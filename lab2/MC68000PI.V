==> flow/design.v <==
module MC68000 (CLK, D, A, LDS, FC2, FC1, FC0, AS, UDS, RW, RESET, DTACK, IPL2, IPL1, IPL0, IRESET, PC) ;
input CLK ;
input DTACK ;
input IPL0 ;
input IPL1 ;
input IPL2 ;
input IRESET ;
output [2:0] PC ;
output [15:0] D ;
output [23:1] A ;
output LDS ;
output FC2 ;
output FC1 ;
output FC0 ;
output AS ;
output UDS ;
output RW ;
output RESET ;
reg [7:0] Mem [7:0];
reg [2:0] PC;
reg LDS, UDS, RW, RESET, FC2, FC1, FC0, AS;
reg [15:0] D;
reg [23:1] A;
always @(negedge CLK)
  begin
  #1 Mem[0] = 8'b00000010;
  #1 Mem[1] = 8'b00000110;
  #1 Mem[2] = 8'b00001110;
  #1 Mem[3] = 8'b00011110;
  #1 Mem[4] = 8'b00111110;
  #1 Mem[5] = 8'b01111110;
  #1 Mem[6] = 8'b11111110;
  #1 Mem[7] = 8'b11111100;
  LDS = 1'b0;		 
  UDS = 1'b1;		 
  RW = 1'b0;
  if (IRESET == 1'b1)
    begin
    RESET = 0;		 
    PC = 3'b000;
    D[15:0] = 16'b0;
    A[23:1] = 23'b0;
    end
  else
    begin
    if ((IPL2 == 1'b1) && (IPL1 == 1'b1))	 
      begin
      if (IPL0 == 1'b1)
        begin
        PC = 3'b000;	 
        FC2 = 1'b1;		 
        FC1 = 1'b1;		 
        FC0 = 1'b1;		 
        AS = 1'b1;
        A[23:22] = 2'b11;			 
        end
      if (IPL0 == 1'b0)
        begin
        FC2 = 1'b1;		 
        FC1 = 1'b1;		 
        FC0 = 1'b1;		 
        AS = 1'b1;
        A[23:22] = 2'b11;			 
        end
      end
    else
      begin
      if (DTACK == 1'b1)			 
        begin
        D[7:0] = Mem[PC];
        D[15:8] = Mem[PC];
        A[5:1] = 5'b00001;		 
        A[21:6] = 16'h0378;		 
        A[23:22] = 2'b00;			 
        PC = PC +1;      
        end
      else 
        begin
        D[15:0] = 16'b0;
        A[23:1] = 23'b0;
        end
      end
    end
  end
endmodule 
# == From RTL to reports: MC68000 ==
# The steps from the RTL of MC68000 to its reports follow in flow order.
# Line numbers count from 1 in the design file above.
# Operators carry their Yosys type and port widths (W data, S select, Z words).
# Cell names lack the library's common part.
# A cell with - has no value.
# design
top_module,MC68000
clk_port,CLK
cell_library,sky130hd
lib_corner,tt_025C_1v80

# == After elaboration ==
# Yosys after proc, flatten, opt, wreduce and memory -nomap, before mapping. Print and check cells are not counted.
# Yosys's memory passes give these memory sizes; they may raise the number of words (mostly to a power of two), join words into wider ones and drop unused or constant bits.
# classes
addsub,1
equal,1
muxes,12
n_reduce_logical,3
# ops
op,count
$mux W3,7
$mux W8,2
$mux W10,1
$add A3 B1 Y3 const B,1
$ne A2 B2 Y1 const B,1
$reduce_and A2 Y1,1
$reduce_bool A2 Y1,1
$mux W2,1
$logic_and A1 B1 Y1,1
$mux W1,1
# bits
ff_bits,42
rom_bits,112
clocked_rd_ports_x_width,14
mem_count,2
inputBits,6
word_cells,23
# memory_table
memory,words,word_bits,read_ports,wr,line,text
(name not given),8,7,1,0,70,D[7:0] = Mem[PC];
(name not given),8,7,1,0,71,D[15:8] = Mem[PC];

# == Depth ==
# Yosys ltp: most cells in a row. Word level: on the elaborated netlist, between registers, memories and ports. Mapped: between sequential cells and ports; inverters and the memories' decode and read muxes count.
# logic_depth
ltp_word,5
abc_area,0
depth_mapped,5
ltp_nobuf,5

# == After synthesis ==
# Source: synth_stat.txt of the flow (Yosys; design flattened, memories mapped). It holds for the ABC_AREA given above (unset counts as 0); a run with the other value may have another netlist.
# mapped
cells,96
area_um2,957.2
flip_flops,19
# by_type
cell_type,count
dfxtp_1,19
buf_4,38
a22o_1,9
a21bo_4,1
a21oi_4,1
a32oi_2,1
ha_1,1
nor2_1,3
a21oi_1,2
mux2i_1,1
nand3_1,2
or4b_1,1
a311oi_1,1
or2_4,1
xnor2_1,1
a211oi_1,1
a21o_1,1
and2_2,1
# Other cell types: 9; their cells: 11.

# Top module MC68000; platform sky130hd; tools Yosys and OpenROAD; 2 stored runs in no particular order. Input and output delays are each 20% of the period that was set; the output load is 0.01 pF.
# "final_power_uw": no workload was simulated; the value follows from the tool's default switching activity.
# A setting shown as -- is not set for that run.
# A result given as -- is not shown for that run.
setting or result,flow run A,flow run B
period_ns,2.97,3.4
CORE_UTILIZATION,34,62
CORE_ASPECT_RATIO,0.66,--
CORE_MARGIN,6,2
CELL_PAD_IN_SITES_GLOBAL_PLACEMENT,2,--
TNS_END_PERCENT,90,--
ABC_AREA,0,0
CTS_CLUSTER_DIAMETER,63,--
CAP_MARGIN,10,20
MAX_ROUTING_LAYER,met4,--
SLEW_MARGIN,20,20
SETUP_SLACK_MARGIN,--,0.98
PLACE_DENSITY,--,0.68
HOLD_SLACK_MARGIN,--,0.28
GPL_TIMING_DRIVEN,--,1
GPL_ROUTABILITY_DRIVEN,--,1
CTS_CLUSTER_SIZE,--,79
MIN_ROUTING_LAYER,--,met2
ys_area_um2,957.2,--
dieArea_um2,4260.2,--
layout_stdcell_area_um2,1340.0,--
setup_ws_ns,-0.061,--
fin_tns_ns,-0.084,--
holdWs_ns,0.443,--
final_power_uw,731.8,--
# Flow run B: stopped before the end: clock tree synthesis reported DPL-0038
